==> flow/design.v <==
`timescale 1ns / 1ps
module uart(
    input clk,
    input reset,
    input rx,
    output reg tx,
    output reg [7:0] rx_fifo,
    output rx_fifo_wr,
    input rx_fifo_full,
    input [7:0] tx_fifo,
    output tx_fifo_rd,
    input tx_fifo_empty,
    output [1:0] rx_state,
    output [1:0] tx_state,
    output reg [15:0] rx_delay_left,
    output reg [15:0] tx_delay_left,
    output reg [3:0] rx_bits_left,
    output reg [3:0] tx_bits_left
    );
    parameter UART_BAUD = 115200;
    parameter UART_CLK_FREQ = 100000000;
    localparam FSM_IDLE = 0;
    localparam FSM_READ = 1;
    localparam FSM_WRITE = 2;
    localparam FSM_STOP = 3;
    reg [1:0] rx_fsm_state = 0;
    reg [1:0] tx_fsm_state = 0;
    assign rx_state = rx_fsm_state;
    assign tx_state = tx_fsm_state;
    localparam DELAY = (UART_CLK_FREQ / UART_BAUD) / 2;
    parameter UART_BIT_LENGTH = 8;
    assign rx_fifo_wr = !rx_fifo_full && rx_fsm_state == FSM_WRITE;
    always @(posedge clk) begin
        if (reset) begin
            rx_fsm_state <= FSM_IDLE;
        end else begin
            case (rx_fsm_state)
                FSM_IDLE: begin
                    rx_bits_left <= UART_BIT_LENGTH;
                    rx_delay_left <= DELAY * 3;
                    rx_fsm_state <= rx == 0 ? FSM_READ : FSM_IDLE;
                end
                FSM_READ: begin
                    if (rx_delay_left == 0) begin
                        rx_fifo[UART_BIT_LENGTH - rx_bits_left] <= rx;
                        rx_bits_left <= rx_bits_left - 1;
                    end
                    rx_delay_left <= rx_delay_left == 0 ? DELAY * 2 : rx_delay_left - 1;
                    rx_fsm_state <= rx_bits_left > 0 ? FSM_READ : FSM_WRITE;
                end
                FSM_WRITE: begin
                    rx_fsm_state <= FSM_STOP;
                    rx_delay_left <= DELAY * 2;
                end
                FSM_STOP: begin
                    rx_fsm_state <= rx_delay_left == 0 ? FSM_IDLE : FSM_STOP;
                    rx_delay_left <= rx_delay_left - 1;
                end
            endcase
        end
    end
    reg [7:0] tx_fifo_buffer = 0;
    assign tx_fifo_rd = tx_fsm_state == FSM_IDLE && !tx_fifo_empty;
    always @(posedge clk) begin
        case (tx_fsm_state)
            FSM_IDLE: begin
                tx_fsm_state <= tx_fifo_empty == 1 ? FSM_IDLE : FSM_READ;
                tx_bits_left <= UART_BIT_LENGTH;
                tx_delay_left <= DELAY * 2;
                tx <= tx_fifo_empty;
            end
            FSM_READ: begin
                tx_fifo_buffer <= tx_fifo;
                tx_fsm_state <= FSM_WRITE;
                tx_delay_left <= tx_delay_left - 1;
            end
            FSM_WRITE: begin
                if (tx_delay_left == 0) begin
                    tx <= tx_bits_left == 0 ? 1 : tx_fifo_buffer[UART_BIT_LENGTH - tx_bits_left];
                    tx_bits_left <= tx_bits_left - 1;
                end
                tx_delay_left <= tx_delay_left == 0 ? DELAY * 2 : tx_delay_left - 1;
                tx_fsm_state <= tx_bits_left == 0 && tx_delay_left == 0 ? FSM_STOP : FSM_WRITE;
            end
            FSM_STOP: begin
                tx_fsm_state <= tx_delay_left == 0 ? FSM_IDLE : FSM_STOP;
                tx <= 1;
                tx_delay_left <= tx_delay_left - 1;
            end
            default: begin
                tx <= 1;
                tx_fsm_state <= FSM_IDLE;
            end
        endcase
    end
endmodule
# Step by step through the tools: uart

What the tools print for uart, step after step.
Lines are those of the file above, counted from 1.
Operators carry their Yosys type and port widths (W data, S select, Z words).
Cell names lack the library's common part.
The mark -- stands for no value.

Top: uart
Clock port: clk
Standard-cell library: sky130hd
Corner: tt_025C_1v80

# After elaboration

Source: Yosys, flattened and elaborated, memories not mapped. Widths are those after wreduce. Registers that Yosys merges into a memory's read port (data or address) are not register bits. Print and check cells do not count. Equal cells are merged and count once.

Register bits after elaboration: 61
Input bits: 13
Output and inout port bits: 55
Word-level cells: 73

Add/subtract/negate cells: 7
$lt $le $gt $ge: 1
Equality and inequality tests: 8
Shifts and indexed selects: 3
Mux-type cells: 21
Bitwise logic cells: 5
Reduce/logical cells: 19

Operator list:

| operator                 | number |
| $pmux W16 S4             | 1 |
| $pmux W16 S3             | 1 |
| $shift A1 B33 Y8         | 1 |
| $shift A1 B33 Y8 const A | 1 |
| $neg A32 Y33             | 1 |
| $sub A16 B1 Y16 const B  | 2 |
| $logic_not A16 Y1        | 2 |
| $mux W16                 | 2 |
| $pmux W4 S2              | 2 |
| $pmux W2 S4              | 2 |
| $mux W8                  | 2 |
| $sub A4 B4 Y5 const A    | 2 |
| $eq A2 B2 Y1 const B     | 4 |
| $sub A4 B1 Y4 const B    | 2 |
| $shiftx A8 B5 Y1         | 1 |
| $and A8 B8 Y8            | 1 |
| $or A8 B8 Y8             | 1 |
| $not A8 Y8               | 1 |
| $mux W4                  | 2 |
| $reduce_and A3 Y1        | 2 |
| $mux W2                  | 3 |
| $mux W1                  | 5 |
| $eq A2 B1 Y1 const B     | 2 |
| $ne A2 B2 Y1 const B     | 2 |
| $logic_not A2 Y1         | 2 |
| $reduce_and A2 Y1        | 2 |
| $reduce_bool A2 Y1       | 2 |
| $gt A4 B1 Y1 const B     | 1 |

Not listed: further kinds 8, cells in them 12.

# Longest topological paths

Longest topological path by Yosys (ltp), each cell counted once; first at word level (registers and memories cut), then after technology mapping (sequential cells cut; the memories' decode and read muxes count).

Depth after elaboration: 8
ABC_AREA: 1
Depth in mapped cells: 20
Mapped depth without buffers: 20

# Mapped cells and area

Yosys stat after the flow's synthesis: flattened, memories mapped to cells. It holds for the ABC_AREA given above (unset counts as 0); a run with the other value may have another netlist.
Totals and module areas in this step are rounded.

Cell count: 398
Chip area (Yosys): 3351 um^2
Area of sequential cells: 1632 um^2
Mapped flip-flops: 61
Buffers: 2

Cells by type:

| cell type | number | total area (um^2) |
| edfxtp_1  | 41     | 1.23E+03 |
| dfxtp_1   | 20     | 400.384 |
| nor2_1    | 83     | 311.549 |
| nand2_1   | 67     | 251.491 |
| inv_1     | 52     | 195.187 |
| ha_1      | 15     | 187.68 |
| xor2_1    | 17     | 148.893 |
| xnor2_1   | 10     | 87.584 |
| nand3_1   | 17     | 85.082 |
| o21ai_0   | 16     | 80.077 |
| a21oi_1   | 12     | 60.058 |
| nand4_1   | 9      | 56.304 |
| nand3_2   | 4      | 40.038 |
| nor3_1    | 6      | 30.029 |
| a31oi_1   | 3      | 18.768 |
| nor4_1    | 3      | 18.768 |
| or2_2     | 3      | 18.768 |
| inv_2     | 4      | 15.014 |

Other cell types: 14; their cells: 16.

# Timing after synthesis

Source: OpenSTA report_checks on the synthesized netlist (no wires, ideal clock, input and output delay 20% of the period each), path of least setup slack; recovery checks are left aside. Register names are those of the netlist, which keeps one name where synthesis merged equal registers.

Kind: register to register
From: reg rx_bits_left[0]
To: reg rx_fifo[3]
Period: 3.12 ns
Setup time: 0.250 ns
Launch time at the first pin: 0.000 ns
Arrival time: 2.256 ns
Required time: 2.870 ns
Slack: 0.614 ns
Delay of the path: 2.506 ns
Stages on the path: 18
Buffers on the path: 0
Synthesis period reached: 2.506 ns

"delay of the path" is the arrival time less input delay plus setup time.
"stages on the path": output pins that drive a net of the path, with the launching flip-flop's if there is one; two outputs of one cell count as two.
"synthesis period reached" is the clock period less the worst setup slack; recovery checks do not enter. This is arithmetic on one report: input and output delays are still those of the set period (20% each).
The rows between start and end are the longest chain of elaborated cells between them; the timing report does not say that the signal goes this way. Where chains are equally long, one stands for them.
A line is the first line of the expression or statement that the cell stems from. Yosys adds cells for indexed reads and writes and turns some case tables into memories.
Where a signal picks the word or bit written, the line may be left out of the assigning lines.

Cells stage by stage: edfxtp_1 > inv_2 > ha_1 > nor2_1 > nand2_1 > inv_2 > nand2_4 > ha_1 > inv_1 > nand2_1 > nor2_1 > nand3_1 > nand2_1 > nand3_2 > nor2_2 > nand4_1 > nand2_1 > inv_1
Cells in the longest elaborated chain: 8
Elaborated cells on any way between the ends: 9
Source lines of those cells: 3
Those cells by class: add/sub (2); shift (2); mux (2); logic (3)

RTL lines, path after synthesis:

| what             | RTL line | source |
| start, declared  | 17       | `output reg [3:0] rx_bits_left,` |
| start, assigned  | 39       | `rx_bits_left <= UART_BIT_LENGTH;` |
| start, assigned  | 46       | `rx_bits_left <= rx_bits_left - 1;` |
| $sub A4 B4 Y5    | 45       | `rx_fifo[UART_BIT_LENGTH - rx_bits_left] <= rx;` |
| $neg A32 Y33     | 45       |  |
| $shift A1 B33 Y8 | 45       |  |
| $not A8 Y8       | 45       |  |
| $and A8 B8 Y8    | 45       |  |
| $or A8 B8 Y8     | 45       |  |
| $mux W8          | 44       | `if (rx_delay_left == 0) begin` |
| $mux W8          | 37       | `case (rx_fsm_state)` |
| end, declared    | 7        | `output reg [7:0] rx_fifo,` |

# Path in the finished layout

From the final timing report of record 1: the path of least setup slack in the routed layout; clock arrival at registers is part of the times.

Kind: register to register
From: reg rx_bits_left[0]
To: reg rx_fifo[3]
Period: 2.68 ns
Setup time: 0.23 ns
Launch time at the first pin: 0.33 ns
Arrival time: 2.60 ns
Required time: 2.78 ns
Slack: 0.18 ns
Stages on the path: 16
Buffers on the path: 1

The rows between start and end are the longest chain of elaborated cells between them; the timing report does not say that the signal goes this way. Where chains are equally long, one stands for them.
Where a signal picks the word or bit written, the line may be left out of the assigning lines.

Cells stage by stage: edfxtp_1 > inv_2 > buf_4 > nand3_1 > nand2_2 > nand2_1 > ha_2 > nand2_1 > nor2_1 > nand3_1 > nand2_2 > nand3_4 > nor2_4 > nand4_1 > nand2_1 > inv_1
Cells in the longest elaborated chain: 8
Elaborated cells on any way between the ends: 9
Source lines of those cells: 3
Those cells by class: add/sub (2); shift (2); mux (2); logic (3)

RTL lines, path after layout:

| what             | RTL line | source |
| start, declared  | 17       | `output reg [3:0] rx_bits_left,` |
| start, assigned  | 39       | `rx_bits_left <= UART_BIT_LENGTH;` |
| start, assigned  | 46       | `rx_bits_left <= rx_bits_left - 1;` |
| $sub A4 B4 Y5    | 45       | `rx_fifo[UART_BIT_LENGTH - rx_bits_left] <= rx;` |
| $neg A32 Y33     | 45       |  |
| $shift A1 B33 Y8 | 45       |  |
| $not A8 Y8       | 45       |  |
| $and A8 B8 Y8    | 45       |  |
| $or A8 B8 Y8     | 45       |  |
| $mux W8          | 44       | `if (rx_delay_left == 0) begin` |
| $mux W8          | 37       | `case (rx_fsm_state)` |
| end, declared    | 7        | `output reg [7:0] rx_fifo,` |

# Flow runs of uart

2 stored runs of uart in the flow (synthesis by Yosys, layout by OpenROAD, sky130hd cells), in arbitrary order. Constraints: input delay and output delay 20% of the set period each, output load 0.01 pF.
By "clock period achieved" is meant the clock period of the run minus its worst setup slack. This is arithmetic on one report: input and output delays are still those of the set period (20% each).
"time on the worst setup path": the worst setup path's part of the clock period (all of it between registers, 20% less for each end at a port) less its slack. A launch clock that arrives late makes it longer, a capture clock that arrives late makes it shorter.
"total power of the final layout": no workload was simulated; the value follows from the tool's default switching activity.
Results are given in rounded form.
Settings: n/a = not set for that run.

| setting or result                       | record 1             | record 2             |
| period_ns                               | 2.68                 | 3.81                 |
| CORE_UTILIZATION                        | 43                   | 41                   |
| PLACE_DENSITY_LB_ADDON                  | 0.23                 | n/a                  |
| ABC_AREA                                | 1                    | n/a                  |
| GPL_TIMING_DRIVEN                       | 0                    | n/a                  |
| CTS_CLUSTER_DIAMETER                    | 121                  | n/a                  |
| CAP_MARGIN                              | 35                   | 20                   |
| SLEW_MARGIN                             | 20                   | 20                   |
| MIN_ROUTING_LAYER                       | met1                 | n/a                  |
| CORE_MARGIN                             | 2                    | 2                    |
| final design utilization (%)            | 58.3                 | 53.7                 |
| post-route setup TNS (ns)               | 0.000                | 0.000                |
| total power of the final layout (mW)    | 2.071                | 1.387                |
| time on the worst setup path (ns)       | 2.50                 | 3.30                 |
| worst setup path type                   | register to register | register to register |
| netlist area reported by Yosys (um^2)   | 3351                 | 3418                 |
| standard-cell area after routing (um^2) | 4458                 | 4365                 |
| die footprint (um^2)                    | 8515                 | 9084                 |
| lowest setup slack (ns)                 | 0.183                | 0.506                |
| clock period achieved (ns)              | 2.497                | 3.304                |
| post-route worst hold slack (ns)        | 0.466                | 0.527                |
